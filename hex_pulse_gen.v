==> flow/design.v <==
`timescale 1ns / 1ps
module hex_pulse_gen#(parameter DIV = 2000)(
    input        clk      ,
    input        rst      ,
    input  [7:0] rx_data  ,
    input        tx_empty ,
    output [7:0] p_out     
);
    localparam p_cycle = 100_000_000 / DIV;
    reg [$clog2(p_cycle):0] p_count;
    reg        p_enable;
    reg [7:0]  p_out_reg;
    assign p_out = p_out_reg;
    always @(posedge clk or posedge rst) begin
        if (rst) begin
            p_count    <= 0;
            p_enable   <= 0;
            p_out_reg  <= 0;
        end else begin
            if (~tx_empty) begin
                p_out_reg  <= rx_data;
                p_count    <= 0;
                p_enable   <= 1;
            end else if (p_enable) begin
                if (p_count < p_cycle) begin
                    p_count <= p_count + 1;
                end else begin
                    p_enable   <= 0;
                    p_out_reg  <= 0;
                end
            end else begin
                p_out_reg <= 0;
            end
        end
    end
endmodule
== Tool chain data of hex_pulse_gen ==
Tool output for the design above, in the order of the flow.
Line numbers count from 1 in the design file above.
Operators carry their Yosys type and port widths (W data, S select, Z words).
Cell names lack the library's common part.
The mark n/a stands for no value.

* Design top: hex_pulse_gen
* Clock: clk
* Library: sky130hd
* Library corner: tt_025C_1v80

== After elaboration ==
Source: Yosys, flattened and elaborated, memories not mapped. Widths are those after wreduce. Registers that Yosys merges into a memory's read port (data or address) are not register bits. Print and check cells do not count. Equal cells are merged and count once.

* Elaborated cells: 18
* Clocked read ports x word width: 0
* Bits in latches: 0
* ROM bits: 0
* Memories: 0
* RAM bits: 0
* Bits of input ports: 11
* Flip-flop bits (word level): 26
* Output and inout port bits: 8

* Add/subtract/negate cells: 1
* Shift-type cells: 0
* Bitwise operators: 0
* Div/mod/pow operators: 0
* Multiply operators: 0
* Order comparisons: 1
* Eq/ne operators: 3
* Reduce/logical cells: 1
* Mux-type cells: 9

{| class="wikitable"
|+ Operators by type and width
! operator !! number
|-
| $mux W17 || 3
|-
| $mux W8 || 3
|-
| $add A17 B1 Y17 const B || 1
|-
| $lt A17 B16 Y1 const B || 1
|-
| $ne A2 B1 Y1 const B || 2
|-
| $ne A3 B3 Y1 const B || 1
|-
| $mux W1 || 3
|-
| $reduce_and A2 Y1 || 1
|}

== Longest topological paths ==
Yosys ltp: most cells in a row. Word level: on the elaborated netlist, between registers, memories and ports. Mapped: between sequential cells and ports; inverters and the memories' decode and read muxes count.

* Depth in word-level cells: 4
* ABC_AREA: 0
* Gate-level depth with buffers: 5
* Gate-level depth less buffers: 5

== Netlist ==
The flow's flattened synthesis, as Yosys stat reports it; memories are mapped. The netlist is that of the ABC_AREA named above (0 if unset); the other value can give another one.

{| class="wikitable"
|+ Cell types
! cell !! number !! area in all (µm²)
|-
| dfrtp_1 || 26 || 650.624
|-
| nand2_1 || 19 || 71.318
|-
| o2bb2ai_1 || 8 || 70.067
|-
| o31ai_1 || 9 || 67.565
|-
| or4_1 || 8 || 60.058
|-
| a21oi_1 || 10 || 50.048
|-
| mux2i_1 || 3 || 30.029
|-
| nand2b_1 || 4 || 25.024
|-
| nand4_1 || 4 || 25.024
|-
| nor4_4 || 1 || 21.27
|-
| nand3_1 || 4 || 20.019
|-
| o311ai_0 || 2 || 17.517
|-
| clkbuf_1 || 4 || 15.014
|-
| o2111ai_2 || 1 || 15.014
|-
| o21ai_0 || 3 || 15.014
|-
| ha_1 || 1 || 12.512
|-
| or2_2 || 2 || 12.512
|-
| or3_1 || 2 || 12.512
|}

Other cell types: 14; their cells: 17.

* Flip-flops: 26
* Cell area after synthesis: 0.0013 mm²
* Cell count: 128
* Sequential part of the area: 0.0006506 mm²

== Worst setup path after synthesis ==
Source: OpenSTA report_checks on the synthesized netlist (no wires, ideal clock, input and output delay 20% of the period each), path of least setup slack; recovery checks are left aside. Register names are those of the netlist, which keeps one name where synthesis merged equal registers.

* Path kind: register to register
* From: register p_count[10]
* To: register p_count[7]
* Arrival time: 1.614 ns
* Period: 1.74 ns
* Stages on the path: 6
* Setup slack: 0.049 ns
* Delay of the path: 1.690 ns
* Path buffers: 1
* Synthesis period reached: 1.691 ns

"delay of the path" is the arrival time less input delay plus setup time.
"stages on the path": output pins that drive a net of the path, with the launching flip-flop's if there is one; two outputs of one cell count as two.
"synthesis period reached" = period - worst setup slack (recovery checks aside). The figure is calculated, with input and output delays left at 20% of the set period.
The rows between start and end are the longest chain of elaborated cells between them; the timing report does not say that the signal goes this way. Where chains are equally long, one stands for them.
Each line given opens the expression or statement behind the cell; cells for indexed reads and writes are added by Yosys, which also makes memories of some case tables.
At most two assigning lines are given for a register; there are more.

* Cells stage by stage: dfrtp_1 nor4_4 o2111ai_2 buf_6 or4_1 o21ai_1
* Length of the longest elaborated chain: 4
* Elaborated cells between the ends (all ways): 6
* Source lines of those cells: 3

{| class="wikitable"
|+ RTL lines, path after synthesis
! element !! RTL line !! text
|-
| from (decl) || 10 || <nowiki>reg [$clog2(p_cycle):0] p_count;</nowiki>
|-
| from (assign) || 16 || <nowiki>p_count    <= 0;</nowiki>
|-
| from (assign) || 26 || <nowiki>p_count <= p_count + 1;</nowiki>
|-
| $lt A17 B16 Y1 || 25 || <nowiki>if (p_count < p_cycle) begin</nowiki>
|-
| $mux W17 || 25 ||
|-
| $mux W17 || 24 || <nowiki>end else if (p_enable) begin</nowiki>
|-
| $mux W17 || 20 || <nowiki>if (~tx_empty) begin</nowiki>
|-
| to (assign) || 22 || <nowiki>p_count    <= 0;</nowiki>
|-
| to (assign) || 26 ||
|-
| to (decl) || 10 ||
|}

== Timing after layout ==
From the final timing report of run 1: the path of least setup slack in the routed layout; clock arrival at registers is part of the times.

* Path kind: register to register
* From: register p_count[10]
* To: register p_count[14]
* Period: 1.43 ns
* Stages on the path: 6
* Arrival time: 2.02 ns
* Setup slack: -0.31 ns
* Path buffers: 1

The rows between start and end are the longest chain of elaborated cells between them; the timing report does not say that the signal goes this way. Where chains are equally long, one stands for them.
At most two assigning lines are given for a register; there are more.

* Cells stage by stage: dfrtp_1 buf_4 and4_2 nand4_1 or4_1 a21oi_2
* Length of the longest elaborated chain: 4
* Elaborated cells between the ends (all ways): 7
* Source lines of those cells: 4

{| class="wikitable"
|+ RTL lines, path post-layout
! element !! RTL line !! text
|-
| from (decl) || 10 || <nowiki>reg [$clog2(p_cycle):0] p_count;</nowiki>
|-
| from (assign) || 16 || <nowiki>p_count    <= 0;</nowiki>
|-
| from (assign) || 26 || <nowiki>p_count <= p_count + 1;</nowiki>
|-
| $add A17 B1 Y17 || 26 ||
|-
| $mux W17 || 25 || <nowiki>if (p_count < p_cycle) begin</nowiki>
|-
| $mux W17 || 24 || <nowiki>end else if (p_enable) begin</nowiki>
|-
| $mux W17 || 20 || <nowiki>if (~tx_empty) begin</nowiki>
|-
| to (assign) || 22 || <nowiki>p_count    <= 0;</nowiki>
|-
| to (assign) || 26 ||
|-
| to (decl) || 10 ||
|}

Ticket comment

Top module hex_pulse_gen; platform sky130hd; tools Yosys and OpenROAD; 2 stored runs in no particular order. Input and output delays are each 20% of the period that was set; the output load is 0.01 pF.
"achieved clock period": clock period set for the run, less the worst setup slack. It is reckoned from that one timing run; input and output delays stay at 20% of the period that was set.

Run 1
==> flow/run.sh <==
#!/bin/bash
# the make line also repeats the synthesis and layout settings of config.mk as NAME=value (left out here)
make -C /OpenROAD-flow-scripts/flow DESIGN_CONFIG=/design/flow/config.mk WORK_HOME=/design/flow/orfs CLKGATE_MAP_FILE= finish
==> flow/config.mk <==
export PLATFORM = sky130hd
export DESIGN_NAME = hex_pulse_gen
export DESIGN_NICKNAME = hex_pulse_gen
export VERILOG_FILES = /design/flow/design.v
export SDC_FILE = /design/flow/constraint.sdc
export NUM_CORES = 4
export LEC_CHECK = 0
export CAP_MARGIN = 20
export CORE_MARGIN = 2
export CORE_UTILIZATION = 40
export SLEW_MARGIN = 20
==> flow/constraint.sdc <==
create_clock -name core_clock -period 1.43 [get_ports {clk}]
set_input_delay 0.2860 -clock core_clock [delete_from_list [all_inputs] [get_ports {clk}]]
set_output_delay 0.2860 -clock core_clock [all_outputs]
set_load 0.01 [all_outputs]

==> results of run 1 <==
chip area after synthesis (Yosys): 0.0013 mm²
die area: 0.0037222 mm²
utilization: 0.667
worst setup slack after layout: -0.313 ns
total negative slack: -5.433 ns
achieved clock period: 1.743 ns

Run 2
==> flow/run.sh <==
#!/bin/bash
# the make line also repeats the synthesis and layout settings of config.mk as NAME=value (left out here)
make -C /OpenROAD-flow-scripts/flow DESIGN_CONFIG=/design/flow/config.mk WORK_HOME=/design/flow/orfs CLKGATE_MAP_FILE= finish
==> flow/config.mk <==
export PLATFORM = sky130hd
export DESIGN_NAME = hex_pulse_gen
export DESIGN_NICKNAME = hex_pulse_gen
export VERILOG_FILES = /design/flow/design.v
export SDC_FILE = /design/flow/constraint.sdc
export NUM_CORES = 4
export LEC_CHECK = 0
export CAP_MARGIN = 10
export CELL_PAD_IN_SITES_DETAIL_PLACEMENT = 0
export CORE_MARGIN = 2
export CORE_UTILIZATION = 40
export MIN_ROUTING_LAYER = met2
export PLACE_DENSITY_LB_ADDON = 0.18
export SETUP_SLACK_MARGIN = 0.16
export SLEW_MARGIN = 20
export TNS_END_PERCENT = 95
==> flow/constraint.sdc <==
create_clock -name core_clock -period 1.53 [get_ports {clk}]
set_input_delay 0.3060 -clock core_clock [delete_from_list [all_inputs] [get_ports {clk}]]
set_output_delay 0.3060 -clock core_clock [all_outputs]
set_load 0.01 [all_outputs]

==> results of run 2 <==
chip area after synthesis (Yosys): 0.0013 mm²
die area: 0.0037222 mm²
utilization: 0.646
worst setup slack after layout: -0.228 ns
total negative slack: -2.641 ns
achieved clock period: 1.758 ns
